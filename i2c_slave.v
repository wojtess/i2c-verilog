==> flow/design.v <==
module i2c_slave (
	input wire clk,               
	input wire rst_n,             
    input wire pin_scl,
    inout wire pin_sda,
    output reg [7:0] addr,
    output reg [7:0] data_in, 
    output reg data_in_ready, 
    input wire [7:0] data_out, 
    output reg data_out_en, 
    input wire data_out_ready 
);
reg sda_out;
assign pin_sda = sda_out ? 1'bz : 1'b0;
wire pin_scl_synced;
wire pin_sda_synced;
sync_pin sync_pin_scl(
    .pin(pin_scl),
    .clk(clk),
    .rst_n(rst_n),
    .pin_synced(pin_scl_synced)
);
sync_pin sync_pin_sda(
    .pin(pin_sda),
    .clk(clk),
    .rst_n(rst_n),
    .pin_synced(pin_sda_synced)
);
reg [5:0] state;
reg [5:0] next_state;
localparam IDLE = 5'b00000;
localparam RECIVING_ADDRESS = 5'b00001;
localparam RECIVING_DATA = 5'b00010;
localparam RECIVING_ADDRESS_ACK = 5'b00100;
localparam RECIVING_DATA_ACK = 5'b01000;
reg prev_sda;
reg prev_scl;
reg [2:0] counter;  
always@(posedge clk or negedge rst_n) begin
    if(!rst_n) begin
        state <= IDLE;
    end
    else begin
        state <= next_state;
    end
end
always@(posedge clk or negedge rst_n) begin
    if (!rst_n) begin
        prev_sda = 1'b0;
        prev_scl = 1'b0;
        sda_out <= 1'b1;
        next_state <= IDLE;
        addr <= 8'b0;
        counter <= 3'b0;
        data_in <= 8'b0;
        data_in_ready <= 1'b0;
    end
    else begin
        prev_sda <= pin_sda_synced;
        prev_scl <= pin_scl_synced;
        if(pin_scl_synced == 1'b1 && (prev_sda == 1'b0 && pin_sda_synced == 1'b1)) begin
            next_state <= IDLE;
        end else begin
            if(state == IDLE) begin
                if((prev_sda == 1'b1 && pin_sda_synced == 1'b0)   && (prev_scl == 1'b1 && pin_scl_synced == 1'b1)   ) begin
                    next_state <= RECIVING_ADDRESS;
                    counter <= 3'b111;
                end
            end
            if(state == RECIVING_ADDRESS) begin
                if(prev_scl == 1'b0 && pin_scl_synced == 1'b1  ) begin
                    addr[counter] <= pin_sda_synced;
                    counter <= counter - 1;
                    if(counter == 0) begin
                        next_state <= RECIVING_ADDRESS_ACK;
                    end
                end
            end
            if(state == RECIVING_DATA) begin
                if(prev_scl == 1'b0 && pin_scl_synced == 1'b1  ) begin
                    data_in[counter] <= pin_sda_synced;
                    counter <= counter - 1;
                    if(counter == 0) begin
                        next_state <= RECIVING_DATA_ACK;
                        data_in_ready <= 1'b1;
                        addr <= addr + 8'b1;
                    end
                end
            end
            if(data_in_ready == 1'b1) begin
                data_in_ready <= 1'b0;
            end
            if(prev_scl == 1'b1 && pin_scl_synced == 1'b0 && (state == RECIVING_ADDRESS_ACK || state == RECIVING_DATA_ACK)) begin
                sda_out <= 1'b0;
            end
            if(prev_scl == 1'b1 && pin_scl_synced == 1'b0  && sda_out == 1'b0) begin
                sda_out <= 1'b1;
                if(state == RECIVING_ADDRESS_ACK || state == RECIVING_DATA_ACK) begin
                    next_state <= RECIVING_DATA;
                end
            end
        end
    end
end
endmodule
module sync_pin(
    input wire pin,
    input wire clk,
    input wire rst_n,
    output reg pin_synced
);
reg pin_metastable1;
reg pin_metastable2;
always @(posedge clk or negedge rst_n) begin
    if (!rst_n) begin
        pin_metastable1 <= 1'b0;
        pin_metastable2 <= 1'b0;
        pin_synced <= 1'b0;
    end else begin
        pin_metastable1 <= pin;
        pin_metastable2 <= pin_metastable1;
        pin_synced <= pin_metastable2;
    end
end
endmodule
* Tool chain data of i2c_slave
Tool output for the design above, in the order of the flow.
Lines are those of the file above, counted from 1.
Operators: Yosys type, input widths -> output width; for muxes data width and select width s.
Library cell names are shortened.
The mark -- stands for no value.
- Top :: i2c_slave
- Clock input :: clk
- Standard-cell library :: sky130hd
- Library corner :: tt_025C_1v80

* After elaboration
Source: Yosys, flattened and elaborated, memories not mapped. Widths are those after wreduce. Registers that Yosys merges into a memory's read port (data or address) are not register bits. Print and check cells do not count. Equal cells are merged and count once.
- $add $sub $neg :: 3
- Equal/unequal tests :: 4
- Shift-type cells :: 2
- Multiplexer cells :: 29
- Bitwise logic cells :: 11
- Reductions and logical operators :: 15
** Operator list (count)
- $mux 6 :: 11
- $mux 8 :: 5
- $mux 3 :: 6
- $and 8x8->8 :: 2
- $or 8x8->8 :: 2
- $logic_and 1x1->1 :: 9
- $shift 1x4->8 :: 1
- $shift 1x4->8 const A :: 1
- $add 8x1->8 const B :: 1
- $not 8->8 :: 1
- $mux 1 :: 7
- $not 1->1 :: 6
- $eq 6x1->1 const B :: 1
- $eq 6x2->1 const B :: 1
- $eq 6x3->1 const B :: 1
- $eq 6x4->1 const B :: 1
- $logic_not 6->1 :: 1
- $neg 3->4 :: 1
- $sub 3x1->3 const B :: 1
- $logic_not 3->1 :: 1
- $reduce_and 3->1 :: 1
- $reduce_and 2->1 :: 1
- $reduce_bool 2->1 :: 1
- $logic_or 1x1->1 :: 1
- Flip-flop bits (word level) :: 41
- Word-level cells :: 79

* Logic depth
Yosys ltp: most cells in a row. Word level: on the elaborated netlist, between registers, memories and ports. Mapped: between sequential cells and ports; inverters and the memories' decode and read muxes count.
- Word-level depth :: 14
- ABC_AREA :: 0
- Gate-level depth with buffers :: 6
- Gate-level depth less buffers :: 6

* After synthesis
Yosys stat after the flow's synthesis: flattened, memories mapped to cells. It holds for the ABC_AREA given above (unset counts as 0); a run with the other value may have another netlist.
** Cells by type (count)
- dfrtp_1 :: 36
- ha_1 :: 6
- xnor2_1 :: 7
- a21boi_0 :: 6
- nor4_4 :: 2
- o21ai_0 :: 7
- nand3_1 :: 6
- nor2_1 :: 8
- o31ai_1 :: 4
- or4b_4 :: 2
- dfstp_2 :: 1
- a21oi_1 :: 5
- nor4b_4 :: 1
- mux2i_1 :: 2
- and2_1 :: 3
- a41oi_1 :: 2
- xor2_1 :: 2
- buf_4 :: 2
Other cell types: 21; their cells: 32.
- Mapped cells :: 134
- Chip area (Yosys) :: 0.0016541 mm²
- Sequential part of the area :: 0.0009271 mm²
- Flip-flops :: 37
- Buffers :: 3
By module: a second synthesis without flattening, with its own total; a netlist apart from the flattened one above.
- Cell total of the unflattened synthesis :: 188
- Area (unflattened synthesis) :: 0.0020207 mm²
Rows give one instance, submodules left out.
** By module
- i2c_slave :: times used 1, cells 182, area 0.0018705 mm², sequential area 0.0008771 mm²
- sync_pin :: times used 2, cells 3, area 0.0000751 mm², sequential area 0.0000751 mm²

* Worst setup path after synthesis
Path of least setup slack by OpenSTA after synthesis, without wires, with an ideal clock, recovery checks aside; 20% of the period is set as input and as output delay. Where synthesis merged equal registers, the netlist keeps one of their names.
- Kind :: register -> register
- Start :: register prev_scl
- End :: register addr
- Period :: 1.55 ns
- Setup time :: 0.126 ns
- Time at the first pin :: 0.000 ns
- Arrival time :: 1.487 ns
- Path slack :: -0.063 ns
- Path delay :: 1.613 ns
- Driving pins on the path :: 5
- Buffers on the path :: 0
- Period reached after synthesis :: 1.613 ns
"path delay" is the arrival time less input delay plus setup time.
"driving pins on the path": output pins that drive a net of the path, with the launching flip-flop's if there is one; two outputs of one cell count as two.
"period reached after synthesis" = period - worst setup slack (recovery checks aside). The figure is calculated, with input and output delays left at 20% of the set period.
An end named without its bit number is one bit of that signal or, where synthesis recoded a state register, one of its new flip-flops.
A register here has more assigning lines than the two given.
- Path through :: dfrtp_1 > or4b_4 > nor3_2 > mux2i_1 > a21oi_1
** Ends and longest elaborated chain, after synthesis
- start, declared :: line 37 : reg prev_scl;
- start, assigned :: line 50 : prev_scl = 1'b0;
- start, assigned :: line 60 : prev_scl <= pin_scl_synced;
- end, assigned :: line 72 : addr[counter] <= pin_sda_synced;
- end, assigned :: line 86 : addr <= addr + 8'b1;
- end, declared :: line 6 : output reg [7:0] addr,
Chain of elaborated cells between the ends: none given.

* Worst path after layout
Path of least setup slack in the final report of stored run 1 (OpenROAD, finished layout, wires in). Where an end is a register, its clock arrival counts in the times.
- Kind :: register -> register
- Start :: register state[4]
- End :: register addr
- Period :: 1.14 ns
- Setup time :: 0.12 ns
- Time at the first pin :: 0.29 ns
- Arrival time :: 1.82 ns
- Path slack :: -0.51 ns
- Driving pins on the path :: 7
- Buffers on the path :: 2
An end named without its bit number is one bit of that signal or, where synthesis recoded a state register, one of its new flip-flops.
A register here has more assigning lines than the two given.
- Path through :: dfrtp_1 > buf_6 > nor4b_4 > buf_4 > nand4_1 > o221ai_2 > o31ai_1
** Ends and longest elaborated chain, post-layout
- start, declared :: line 29 : reg [5:0] state;
- start, assigned :: line 41 : state <= IDLE;
- start, assigned :: line 44 : state <= next_state;
- end, assigned :: line 72 : addr[counter] <= pin_sda_synced;
- end, assigned :: line 86 : addr <= addr + 8'b1;
- end, declared :: line 6 : output reg [7:0] addr,
Chain of elaborated cells between the ends: none given.

Wiki page: i2c_slave / flow data

Record of 2 stored runs of the RTL-to-layout flow on i2c_slave, platform sky130hd. The runs are unordered. Constraints: input delay and output delay 20% of the set period each, output load 0.01 pF.
"period reached" is the run's clock period less its worst setup slack. It is reckoned from that one timing run; input and output delays stay at 20% of the period that was set.
"worst setup path time": the worst setup path's part of the clock period (all of it between registers, 20% less for each end at a port) less its slack. A launch clock that arrives late makes it longer, a capture clock that arrives late makes it shorter.
"overall power" is the tool's figure for a default switching activity; nothing was simulated.

* Stored run 1
** Files
==> flow/run.sh <==
#!/bin/bash
# the make line also repeats the synthesis and layout settings of config.mk as NAME=value (left out here)
make -C /OpenROAD-flow-scripts/flow DESIGN_CONFIG=/design/flow/config.mk WORK_HOME=/design/flow/orfs CLKGATE_MAP_FILE= finish
==> flow/config.mk <==
export PLATFORM = sky130hd
export DESIGN_NAME = i2c_slave
export DESIGN_NICKNAME = i2c_slave
export VERILOG_FILES = /design/flow/design.v
export SDC_FILE = /design/flow/constraint.sdc
export NUM_CORES = 4
export LEC_CHECK = 0
export CAP_MARGIN = 20
export CORE_MARGIN = 2
export CORE_UTILIZATION = 40
export SLEW_MARGIN = 20
==> flow/constraint.sdc <==
create_clock -name core_clock -period 1.14 [get_ports {clk}]
set_input_delay 0.2280 -clock core_clock [delete_from_list [all_inputs] [get_ports {clk}]]
set_output_delay 0.2280 -clock core_clock [all_outputs]
set_load 0.01 [all_outputs]
** Results
- Worst setup path time :: 1.65 ns
- Critical path kind :: register -> register
- Period reached :: 1.647 ns
- Die footprint :: 0.0046656 mm²
- Synthesized cell area :: 0.0016541 mm²
- Overall power :: 2600 µW
- Setup slack of the critical path :: -0.507 ns
- Standard-cell area of the final layout :: 0.0025412 mm²

* Stored run 2
** Files
==> flow/run.sh <==
#!/bin/bash
# the make line also repeats the synthesis and layout settings of config.mk as NAME=value (left out here)
make -C /OpenROAD-flow-scripts/flow DESIGN_CONFIG=/design/flow/config.mk WORK_HOME=/design/flow/orfs CLKGATE_MAP_FILE= finish
==> flow/config.mk <==
export PLATFORM = sky130hd
export DESIGN_NAME = i2c_slave
export DESIGN_NICKNAME = i2c_slave
export VERILOG_FILES = /design/flow/design.v
export SDC_FILE = /design/flow/constraint.sdc
export NUM_CORES = 4
export LEC_CHECK = 0
export CAP_MARGIN = 20
export CELL_PAD_IN_SITES_DETAIL_PLACEMENT = 2
export CORE_MARGIN = 2
export CORE_UTILIZATION = 55
export CTS_CLUSTER_SIZE = 93
export GPL_ROUTABILITY_DRIVEN = 1
export GPL_TIMING_DRIVEN = 1
export MAX_ROUTING_LAYER = met4
export MIN_ROUTING_LAYER = met1
export PLACE_DENSITY = 0.54
export SLEW_MARGIN = 20
==> flow/constraint.sdc <==
create_clock -name core_clock -period 2.15 [get_ports {clk}]
set_input_delay 0.4300 -clock core_clock [delete_from_list [all_inputs] [get_ports {clk}]]
set_output_delay 0.4300 -clock core_clock [all_outputs]
set_load 0.01 [all_outputs]
** Results
No results, placement failed with DPL-0033.
